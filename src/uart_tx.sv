==> flow/design.v <==
module uart_tx (
    input logic clk,             
    input logic nRST,            
    input logic start,           
    input logic [6:0] temp,      
    output logic uart_tx_line,   
    output logic busy            
);
    logic [6:0] tx_data;     
    logic [3:0] bit_cnt;     
    logic next_uart_tx_line;
    logic [6:0] next_tx_data;
    logic next_busy;
    typedef enum logic [1:0] {
        IDLE   = 2'b00,
        START  = 2'b01,
        DATA   = 2'b10,
        STOP   = 2'b11
    } state_t;
    state_t state, next_state;
    always_ff @(posedge clk or negedge nRST) begin
        if (!nRST) begin
            state <= IDLE;
            bit_cnt <= 0;
            uart_tx_line <= 1;   
            tx_data <= 0;
            busy <= 0;
        end else begin
            state <= next_state;
            uart_tx_line <= next_uart_tx_line;
            tx_data <= next_tx_data;
            busy <= next_busy;
            if (state == DATA) begin
                bit_cnt <= bit_cnt + 1;
            end else if (state == STOP) begin
                bit_cnt <= 4'd0;   
            end
        end
    end
    always_comb begin
        next_state = state;
        next_tx_data = tx_data;
        next_uart_tx_line = uart_tx_line;
        next_busy = busy;
        case (state)
            IDLE: begin
                next_busy = 0;
                if (start) begin
                    next_state = START;
                    next_tx_data = temp;
                    next_busy = 1;
                end
            end
            START: begin
                next_state = DATA;
                next_uart_tx_line = 0;   
            end
            DATA: begin
                next_state = (bit_cnt == 6) ? STOP : DATA;
                next_uart_tx_line = tx_data[0];
                next_tx_data = {1'b0, tx_data[6:1]};   
            end
            STOP: begin
                next_state = IDLE;
                next_uart_tx_line = 1;   
                next_busy = 0;
            end
        endcase
    end
endmodule
; Step by step through the tools: uart_tx
; Tool output for the design above, in the order of the flow.
; Line numbers count from 1 in the design file above.
; Operators carry their Yosys type and port widths (W data, S select, Z words).
; Library cell names are shortened.
; Not given: -
[setup]
top_module = uart_tx
clock_port = clk
cell_library = sky130hd
corner = tt_025C_1v80

; Elaborated design
; Source: Yosys, flattened and elaborated, memories not mapped. Widths are those after wreduce. Registers that Yosys merges into a memory's read port (data or address) are not register bits. Print and check cells do not count. Equal cells are merged and count once.
[word_totals]
regBits = 15
out_inout_bits = 2
wordCells = 27
[classes]
add_sub_neg = 1
n_eq = 5
n_mux = 10
bitwise = 1
n_reduce_logical = 5
[op_table]
columns = operator, n
row1 = $pmux W7 S2, 1
row2 = $pmux W2 S4, 1
row3 = $mux W4, 2
row4 = $mux W7, 1
row5 = $eq A2 B2 Y1 const B, 2
row6 = $reduce_or A2 Y1, 2
row7 = $add A4 B1 Y4 const B, 1
row8 = $eq A4 B3 Y1 const B, 1
row9 = $pmux W1 S3, 1
row10 = $eq A2 B1 Y1 const B, 1
row11 = $ne A2 B2 Y1 const B, 1
row12 = $logic_not A2 Y1, 1
row13 = $reduce_and A2 Y1, 1
row14 = $reduce_bool A2 Y1, 1
row15 = $pmux W1 S2, 1
row16 = $mux W2, 1
row17 = $mux W1, 2
row18 = $not A1 Y1, 1

; Depth
; Longest topological path by Yosys (ltp), each cell counted once; first at word level (registers and memories cut), then after technology mapping (sequential cells cut; the memories' decode and read muxes count).
[depth]
depth_word = 4
ABC_AREA = 0
mapped_depth = 4
mapped_depth_nobuf = 4

; Mapped cells and area
; The flow's flattened synthesis, as Yosys stat reports it; memories are mapped. The netlist is that of the ABC_AREA named above (0 if unset); the other value can give another one.
; Totals and module areas in this step are rounded.
[types]
columns = type, n, type_area_um2
row1 = dfrtp_1, 15, 375.36
row2 = mux2_2, 13, 146.39
row3 = dfstp_2, 2, 52.55
row4 = ha_1, 2, 25.024
row5 = o21ai_0, 5, 25.024
row6 = a211oi_4, 1, 20.019
row7 = nand2_1, 5, 18.768
row8 = buf_6, 1, 11.261
row9 = inv_1, 3, 11.261
row10 = a21o_2, 1, 8.758
row11 = and2b_2, 1, 8.758
row12 = o41ai_1, 1, 8.758
row13 = xnor2_1, 1, 8.758
row14 = xor2_1, 1, 8.758
row15 = a21o_1, 1, 7.507
row16 = and2_2, 1, 7.507
row17 = nand3b_1, 1, 7.507
row18 = nor2_1, 2, 7.507
; Other cell types: 3; their cells: 3.
[synth_totals]
cell_count = 60
yosys_area_um2 = 776
seq_area_um2 = 428
ffs = 17

; Worst setup path after synthesis
; OpenSTA on the mapped netlist: ideal clock, no wires. The path of least setup slack (recovery checks aside). Input and output delay are each 20% of the period. Register names are those of the netlist, which keeps one name where synthesis merged equal registers.
[synth_timing]
kind = register to register
from = reg state
to = reg tx_data[0]
tclk_ns = 1.38
setup_time_ns = 0.125
t_first_pin_ns = 0.000
arrival_time_ns = 1.116
required_time_ns = 1.255
slack_ns = 0.140
delay_ns = 1.241
driving_pins = 3
period_less_setup_slack_ns = 1.24
; "delay_ns" = arrival - input delay + setup time.
; "driving_pins": output pins that drive a net of the path, with the launching flip-flop's if there is one; two outputs of one cell count as two.
; "period_less_setup_slack_ns" is the clock period less the worst setup slack; recovery checks do not enter. This is arithmetic on one report: input and output delays are still those of the set period (20% each).
; Where an end lacks its bit number, it is one bit of the signal, or one of the new flip-flops if synthesis recoded a state register.
; The rows between start and end are the longest chain of elaborated cells between them; the timing report does not say that the signal goes this way. Where chains are equally long, one stands for them.
; A line is the first line of the expression or statement that the cell stems from. Yosys adds cells for indexed reads and writes and turns some case tables into memories.
[synth_between]
cell_sequence = dfrtp_1 > a211oi_4 > mux2_2
elab_chain_cells = 4
cells_between = 9
classes_between = 4 x eq/ne; 1 x mux; 1 x logic; 3 x reduce/logical
[synth_rtl]
columns = element, line
row1 = start: declaration, 20  ; state_t state, next_state;
row2 = start: assignment, 23  ; state <= IDLE;
row3 = start: assignment, 29  ; state <= next_state;
row4 = $eq A2 B2 Y1, 45  ; case (state)
row5 = $reduce_or A2 Y1, -
row6 = $not A1 Y1, -
row7 = $reduce_and A2 Y1, -
row8 = end: assignment, 26  ; tx_data <= 0;
row9 = end: assignment, 31  ; tx_data <= next_tx_data;
row10 = end: declaration, 9  ; logic [6:0] tx_data;

; Timing after layout
; Path of least setup slack in the final report of flow run 1 (OpenROAD, finished layout, wires in). Where an end is a register, its clock arrival counts in the times.
[layout_timing]
kind = register to register
from = reg state
to = reg tx_data[6]
tclk_ns = 1.08
setup_time_ns = 0.11
t_first_pin_ns = 0.25
arrival_time_ns = 1.37
required_time_ns = 1.22
slack_ns = -0.15
driving_pins = 4
; Where an end lacks its bit number, it is one bit of the signal, or one of the new flip-flops if synthesis recoded a state register.
; The rows between start and end are the longest chain of elaborated cells between them; the timing report does not say that the signal goes this way. Where chains are equally long, one stands for them.
[layout_between]
cell_sequence = dfrtp_1 > a211oi_4 > buf_6 > mux2_4
elab_chain_cells = 4
cells_between = 9
classes_between = 4 x eq/ne; 1 x mux; 1 x logic; 3 x reduce/logical
[layout_rtl]
columns = element, line
row1 = start: declaration, 20  ; state_t state, next_state;
row2 = start: assignment, 23  ; state <= IDLE;
row3 = start: assignment, 29  ; state <= next_state;
row4 = $eq A2 B2 Y1, 45  ; case (state)
row5 = $reduce_or A2 Y1, -
row6 = $not A1 Y1, -
row7 = $reduce_and A2 Y1, -
row8 = end: assignment, 26  ; tx_data <= 0;
row9 = end: assignment, 31  ; tx_data <= next_tx_data;
row10 = end: declaration, 9  ; logic [6:0] tx_data;

Hand-over note for uart_tx

2 stored runs of uart_tx in the flow (synthesis by Yosys, layout by OpenROAD, sky130hd cells), in arbitrary order. Constraints: input delay and output delay 20% of the set period each, output load 0.01 pF.
"design_power_uw" is the tool's figure for a default switching activity; nothing was simulated.
Measured values are rounded.

# flow run 1
==> flow/run.sh <==
#!/bin/bash
# the make line also repeats the synthesis and layout settings of config.mk as NAME=value (left out here)
make -C /OpenROAD-flow-scripts/flow DESIGN_CONFIG=/design/flow/config.mk WORK_HOME=/design/flow/orfs CLKGATE_MAP_FILE= finish
==> flow/config.mk <==
export PLATFORM = sky130hd
export DESIGN_NAME = uart_tx
export DESIGN_NICKNAME = uart_tx
export VERILOG_FILES = /design/flow/design.v
export SDC_FILE = /design/flow/constraint.sdc
export NUM_CORES = 4
export LEC_CHECK = 0
export CAP_MARGIN = 20
export CELL_PAD_IN_SITES_DETAIL_PLACEMENT = 2
export CELL_PAD_IN_SITES_GLOBAL_PLACEMENT = 3
export CORE_ASPECT_RATIO = 1.11
export CORE_MARGIN = 3
export CORE_UTILIZATION = 17
export GPL_ROUTABILITY_DRIVEN = 1
export PLACE_DENSITY_LB_ADDON = 0.2
export SETUP_SLACK_MARGIN = 0.23
export SLEW_MARGIN = 5
export TNS_END_PERCENT = 90
==> flow/constraint.sdc <==
create_clock -name core_clock -period 1.08 [get_ports {clk}]
set_input_delay 0.2160 -clock core_clock [delete_from_list [all_inputs] [get_ports {clk}]]
set_output_delay 0.2160 -clock core_clock [all_outputs]
set_load 0.01 [all_outputs]

==> flow run 1: results <==
synth_area_um2=776
design_die_area_um2=5410
finalCellArea_um2=1180
ws_setup_ns=-0.150
design_power_uw=1250

# flow run 2
==> flow/run.sh <==
#!/bin/bash
# the make line also repeats the synthesis and layout settings of config.mk as NAME=value (left out here)
make -C /OpenROAD-flow-scripts/flow DESIGN_CONFIG=/design/flow/config.mk WORK_HOME=/design/flow/orfs CLKGATE_MAP_FILE= finish
==> flow/config.mk <==
export PLATFORM = sky130hd
export DESIGN_NAME = uart_tx
export DESIGN_NICKNAME = uart_tx
export VERILOG_FILES = /design/flow/design.v
export SDC_FILE = /design/flow/constraint.sdc
export NUM_CORES = 4
export LEC_CHECK = 0
export CAP_MARGIN = 20
export CELL_PAD_IN_SITES_DETAIL_PLACEMENT = 2
export CORE_MARGIN = 5
export CORE_UTILIZATION = 70
export CTS_CLUSTER_SIZE = 13
export GPL_ROUTABILITY_DRIVEN = 0
export GPL_TIMING_DRIVEN = 1
export PLACE_DENSITY_LB_ADDON = 0.18
export SLEW_MARGIN = 30
==> flow/constraint.sdc <==
create_clock -name core_clock -period 2.39 [get_ports {clk}]
set_input_delay 0.4780 -clock core_clock [delete_from_list [all_inputs] [get_ports {clk}]]
set_output_delay 0.4780 -clock core_clock [all_outputs]
set_load 0.01 [all_outputs]

==> flow run 2: results <==
outcome="no final report: placement broke off with DPL-0033"

End of note.
